==> flow/design.v <==
`timescale 1ns / 1ps
module Washing_Machine #(
    parameter DRAIN_CYCLE = 30
) (
    input            clk,
    input            rst_n,
    input      [1:0] SELECTOR,
    input            START,
    input            WATER_LEVEL_SENSOR,
    input            TEMP_SENSOR,
    output reg       DOOR_LOCK,
    output reg       WATER_VALVE,
    output reg       DETERGENT_HATCH,
    output reg       WATER_HEATER,
    output reg       DRUM_MOTOR,
    output reg       WATER_PUMP,
    output reg [2:0] CURRENT_STATE
);
    localparam IDLE           = 3'd0;
    localparam WATER_FILLING  = 3'd1;
    localparam WATER_HEATING  = 3'd2;
    localparam WASHING        = 3'd3;
    localparam WATER_DRAINING = 3'd4;
    localparam NO_DETERGENT_NO_HEATING = 2'b00;
    localparam NO_DETERGENT_HEATING    = 2'b01;
    localparam DETERGENT_NO_HEATING    = 2'b10;
    localparam DETERGENT_HEATING       = 2'b11;
    reg [5:0] WASH_CYCLE;
    always @(SELECTOR) begin
        case (SELECTOR)
            NO_DETERGENT_NO_HEATING: WASH_CYCLE = 10;
            NO_DETERGENT_HEATING:    WASH_CYCLE = 20;
            DETERGENT_NO_HEATING:    WASH_CYCLE = 30;
            DETERGENT_HEATING:       WASH_CYCLE = 40;
            default:                 WASH_CYCLE = 30;
        endcase
    end
    reg [2:0] NEXT_STATE;
    reg [5:0] washing_cycle;
    reg [5:0] draining_cycle;
    always @(*) begin
        case (CURRENT_STATE)
            IDLE: begin
                if (START) NEXT_STATE = WATER_FILLING;
                else NEXT_STATE = IDLE;
            end
            WATER_FILLING: begin
                if (WATER_LEVEL_SENSOR && SELECTOR[0]) NEXT_STATE = WATER_HEATING;
                else if (WATER_LEVEL_SENSOR && !SELECTOR[0]) NEXT_STATE = WASHING;
                else NEXT_STATE = WATER_FILLING;
            end
            WATER_HEATING: begin
                if (TEMP_SENSOR) NEXT_STATE = WASHING;
                else NEXT_STATE = WATER_HEATING;
            end
            WASHING: begin
                if (washing_cycle == 0) NEXT_STATE = WATER_DRAINING;
                else NEXT_STATE = WASHING;
            end
            WATER_DRAINING: begin
                if (draining_cycle == 0) NEXT_STATE = IDLE;
                else NEXT_STATE = WATER_DRAINING;
            end
            default: NEXT_STATE = IDLE;
        endcase
    end
    always @(posedge clk) begin
        if (!rst_n) CURRENT_STATE <= IDLE;
        else CURRENT_STATE <= NEXT_STATE;
    end
    always @(*) begin
        case (CURRENT_STATE)
            IDLE: begin
                DOOR_LOCK = 0;
                DETERGENT_HATCH = 0;
                WATER_PUMP = 0;
                WATER_HEATER = 0;
                DRUM_MOTOR = 0;
                WATER_VALVE = 0;
            end
            WATER_FILLING: begin
                DOOR_LOCK = 1;
                DETERGENT_HATCH = SELECTOR[1];
                WATER_PUMP = 0;
                WATER_HEATER = 0;
                DRUM_MOTOR = 0;
                WATER_VALVE = 1;
            end
            WATER_HEATING: begin
                DOOR_LOCK = 1;
                DETERGENT_HATCH = 0;
                WATER_PUMP = 0;
                WATER_HEATER = 1;
                DRUM_MOTOR = 0;
                WATER_VALVE = 0;
            end
            WASHING: begin
                DOOR_LOCK = 1;
                DETERGENT_HATCH = 0;
                WATER_PUMP = 0;
                WATER_HEATER = 0;
                DRUM_MOTOR = 1;
                WATER_VALVE = 0;
            end
            WATER_DRAINING: begin
                DOOR_LOCK = 1;
                DETERGENT_HATCH = 0;
                WATER_PUMP = 1;
                WATER_HEATER = 0;
                DRUM_MOTOR = 0;
                WATER_VALVE = 0;
            end
            default: begin
                DOOR_LOCK = 0;
                DETERGENT_HATCH = 0;
                WATER_PUMP = 0;
                WATER_HEATER = 0;
                DRUM_MOTOR = 0;
                WATER_VALVE = 0;
            end
        endcase
    end
    always @(posedge clk) begin
        case (CURRENT_STATE)
            IDLE: begin
                washing_cycle <= WASH_CYCLE;
                draining_cycle <= DRAIN_CYCLE;
            end
            WASHING: washing_cycle <= washing_cycle - 1;
            WATER_DRAINING: draining_cycle <= draining_cycle - 1;
        endcase
    end
endmodule
== Tool chain data of Washing_Machine ==
Tool output for the design above, in the order of the flow.
Line numbers count from 1 in the design file above.
A cell with - has no value.

* Design top: Washing_Machine
* Clock port: clk
* Library: sky130hd
* Timing corner: tt_025C_1v80

== Word-level counts ==
Counts by Yosys on the flattened word-level netlist (proc, flatten, opt, wreduce; memories kept). Register bits leave out memories and registers merged into their read ports (data or address). Print and check cells are left out. Cells with the same type and inputs are merged into one.

* Add/subtract/negate cells: 2
* Equal/unequal tests: 7
* Multiplexer cells: 16
* Reduce/logical cells: 10

{| class="wikitable"
|+ Operators by type and width
! cell !! count
|-
| parallel mux 6 bit (select 4 bit) || 1
|-
| parallel mux 6 bit (select 2 bit) || 2
|-
| parallel mux 3 bit (select 5 bit) || 1
|-
| subtractor 6 x 1 -> 6 bit (second input constant) || 2
|-
| zero test 6 bit || 2
|-
| 2-to-1 mux 1 bit || 8
|-
| equality test 3 x 2 -> 1 bit (second input constant) || 2
|-
| 2-to-1 mux 3 bit || 2
|-
| equality test 2 bit (second input constant) || 2
|-
| nonzero test 2 bit || 2
|-
| OR reduction 4 bit || 1
|-
| 2-to-1 mux 2 bit || 2
|-
| equality test 3 x 1 -> 1 bit (second input constant) || 1
|-
| equality test 3 bit (second input constant) || 1
|-
| zero test 3 bit || 1
|-
| logical AND 1 bit || 2
|-
| equality test 2 x 1 -> 1 bit (second input constant) || 1
|-
| zero test 2 bit || 1
|-
| zero test 1 bit || 1
|}

* Register bits after elaboration: 15
* Input bits: 7
* Output and inout bits: 9
* Word-level cells: 38

== Logic depth ==
Yosys ltp: most cells in a row. Word level: on the elaborated netlist, between registers, memories and ports. Mapped: between sequential cells and ports; inverters and the memories' decode and read muxes count.

* Depth in word-level cells: 5
* ABC_AREA: 0
* Mapped depth: 6
* Gate-level depth less buffers: 5

== Synthesis result ==
Source: synth_stat.txt of the flow (Yosys; design flattened, memories mapped). It holds for the ABC_AREA given above (unset counts as 0); a run with the other value may have another netlist.
Totals and module areas in this step are rounded.

* Standard cells after synthesis: 89
* Synthesis area: 910 um^2
* Area of sequential cells: 420 um^2
* Flip-flops: 15
* Buffer cells: 3

{| class="wikitable"
|+ Cell types
! type !! count !! total area (um^2)
|-
| sky130_fd_sc_hd__edfxtp_1 || 12 || 360.346
|-
| sky130_fd_sc_hd__ha_1 || 8 || 100.096
|-
| sky130_fd_sc_hd__dfxtp_1 || 3 || 60.058
|-
| sky130_fd_sc_hd__xnor2_1 || 6 || 52.55
|-
| sky130_fd_sc_hd__inv_1 || 9 || 33.782
|-
| sky130_fd_sc_hd__a21oi_1 || 5 || 25.024
|-
| sky130_fd_sc_hd__nand2_1 || 6 || 22.522
|-
| sky130_fd_sc_hd__nor2_1 || 6 || 22.522
|-
| sky130_fd_sc_hd__nor3b_1 || 3 || 22.522
|-
| sky130_fd_sc_hd__mux2i_1 || 2 || 20.019
|-
| sky130_fd_sc_hd__xor2_1 || 2 || 17.517
|-
| sky130_fd_sc_hd__a21boi_0 || 2 || 15.014
|-
| sky130_fd_sc_hd__nand3_1 || 3 || 15.014
|-
| sky130_fd_sc_hd__nor3_1 || 3 || 15.014
|-
| sky130_fd_sc_hd__o21ai_0 || 3 || 15.014
|-
| sky130_fd_sc_hd__or3_4 || 1 || 11.261
|-
| sky130_fd_sc_hd__buf_2 || 2 || 10.01
|-
| sky130_fd_sc_hd__or4b_2 || 1 || 10.01
|}

Not listed: further types 12, cells in them 12.

== Path before layout ==
Path of least setup slack by OpenSTA after synthesis, without wires, with an ideal clock, recovery checks aside; 20% of the period is set as input and as output delay. Where synthesis merged equal registers, the netlist keeps one of their names.

* Kind: register to output
* From: reg CURRENT_STATE[1]
* To: out WATER_PUMP
* Clock period: 2.04 ns
* Output delay: 0.408 ns
* Time at the first pin: 0.000 ns
* Data arrival time: 1.210 ns
* Data required time: 1.632 ns
* Path slack: 0.422 ns
* Delay of the path: 1.210 ns
* Stages on the path: 5
* Buffers on the path: 1
* Synthesis period reached: 1.618 ns

"delay of the path" = arrival - input delay + setup time.
A path that ends at an output port has no setup time.
"stages on the path" counts driving pins, that of a launching flip-flop among them; a cell with two outputs on the path counts twice.
"synthesis period reached" = period - worst setup slack (recovery checks aside). The figure is calculated, with input and output delays left at 20% of the set period.
Between the ends stands the longest chain of elaborated cells between them, by number of cells; it is not shown to be the way that was timed. Of several equally long chains one is given.
Each line given opens the expression or statement behind the cell; cells for indexed reads and writes are added by Yosys, which also makes memories of some case tables.

* Cell sequence: sky130_fd_sc_hd__dfxtp_1 > sky130_fd_sc_hd__clkbuf_1 > sky130_fd_sc_hd__nor2_1 > sky130_fd_sc_hd__nand2_1 > sky130_fd_sc_hd__inv_1
* Length of the longest elaborated chain: 2
* Elaborated cells on any way between the ends: 2
* Those cells by class: eq/ne: 1; mux: 1

{| class="wikitable"
|+ RTL lines, path after synthesis
! item !! line !! RTL
|-
| start: declaration || 17 || <nowiki>output reg [2:0] CURRENT_STATE</nowiki>
|-
| start: assignment || 68 || <nowiki>if (!rst_n) CURRENT_STATE <= IDLE;</nowiki>
|-
| start: assignment || 69 || <nowiki>else CURRENT_STATE <= NEXT_STATE;</nowiki>
|-
| equality test 3 bit || 72 || <nowiki>case (CURRENT_STATE)</nowiki>
|-
| 2-to-1 mux 1 bit || 72 ||
|-
| end: declaration || 16 || <nowiki>output reg       WATER_PUMP,</nowiki>
|}

== Worst path after layout ==
Path of least setup slack in the final report of run A (OpenROAD, finished layout, wires in). Where an end is a register, its clock arrival counts in the times.

* Kind: register to register
* From: reg draining_cycle[0]
* To: reg draining_cycle[5]
* Clock period: 1.55 ns
* Setup time: 0.13 ns
* Time at the first pin: 0.28 ns
* Data arrival time: 1.73 ns
* Data required time: 1.69 ns
* Path slack: -0.04 ns
* Stages on the path: 5
* Buffers on the path: 1

Between the ends stands the longest chain of elaborated cells between them, by number of cells; it is not shown to be the way that was timed. Of several equally long chains one is given.

* Cell sequence: sky130_fd_sc_hd__edfxtp_1 > sky130_fd_sc_hd__buf_4 > sky130_fd_sc_hd__or3_4 > sky130_fd_sc_hd__or4_4 > sky130_fd_sc_hd__a21oi_2
* Length of the longest elaborated chain: 2
* Elaborated cells on any way between the ends: 2
* Source lines of those cells: 2
* Those cells by class: add/sub: 1; mux: 1

{| class="wikitable"
|+ RTL lines, path after layout
! item !! line !! RTL
|-
| start: declaration || 40 || <nowiki>reg [5:0] draining_cycle;</nowiki>
|-
| start: assignment || 127 || <nowiki>draining_cycle <= DRAIN_CYCLE;</nowiki>
|-
| start: assignment || 130 || <nowiki>WATER_DRAINING: draining_cycle <= draining_cycle - 1;</nowiki>
|-
| subtractor 6 x 1 -> 6 bit || 130 ||
|-
| parallel mux 6 bit (select 2 bit) || 124 || <nowiki>case (CURRENT_STATE)</nowiki>
|-
| end: assignment || 127 ||
|-
| end: assignment || 130 ||
|-
| end: declaration || 40 ||
|}

## Implementation results

2 stored runs of Washing_Machine in the flow (synthesis by Yosys, layout by OpenROAD, sky130hd cells), in arbitrary order. Constraints: input delay and output delay 20% of the set period each, output load 0.01 pF.
"period reached": clock period set for the run, less the worst setup slack. It is reckoned from that one timing run; input and output delays stay at 20% of the period that was set.
"overall power" rests on the timing tool's default activity at the inputs, not on a simulated workload.
The measured numbers are rounded.

=== Run A ===
{| class="wikitable"
! Setting !! Value
|-
| period_ns || 1.55
|-
| CORE_UTILIZATION || 27
|-
| PLACE_DENSITY || 0.65
|-
| CORE_MARGIN || 9
|-
| CELL_PAD_IN_SITES_DETAIL_PLACEMENT || 1
|-
| TNS_END_PERCENT || 15
|-
| GPL_ROUTABILITY_DRIVEN || 1
|-
| SLEW_MARGIN || 15
|-
| CAP_MARGIN || 20
|-
! Result !! Value
|-
| Yosys chip area after synthesis || 910 um^2
|-
| Overall power || 1.02 mW
|-
| Post-layout utilization || 42.6 %
|-
| Die size || 5780 um^2
|-
| Worst slack on setup checks || -0.038 ns
|-
| Post-route worst hold slack || 0.603 ns
|-
| Period reached || 1.588 ns
|-
| Summed negative setup slack || -0.038 ns
|}

=== Run B ===
{| class="wikitable"
! Setting !! Value
|-
| period_ns || 1.73
|-
| CORE_UTILIZATION || 55
|-
| PLACE_DENSITY_LB_ADDON || 0.12
|-
| CORE_ASPECT_RATIO || 1.74
|-
| ABC_AREA || 0
|-
| GPL_TIMING_DRIVEN || 0
|-
| CTS_CLUSTER_DIAMETER || 129
|-
| MIN_ROUTING_LAYER || met2
|-
| CAP_MARGIN || 20
|-
| CORE_MARGIN || 2
|-
| SLEW_MARGIN || 20
|-
! Result !! Value
|-
| Yosys chip area after synthesis || 910 um^2
|-
| Overall power || 0.889 mW
|-
| Post-layout utilization || 75.5 %
|-
| Die size || 2010 um^2
|-
| Worst slack on setup checks || 0.050 ns
|-
| Post-route worst hold slack || 0.613 ns
|-
| Period reached || 1.680 ns
|-
| Summed negative setup slack || 0.000 ns
|}
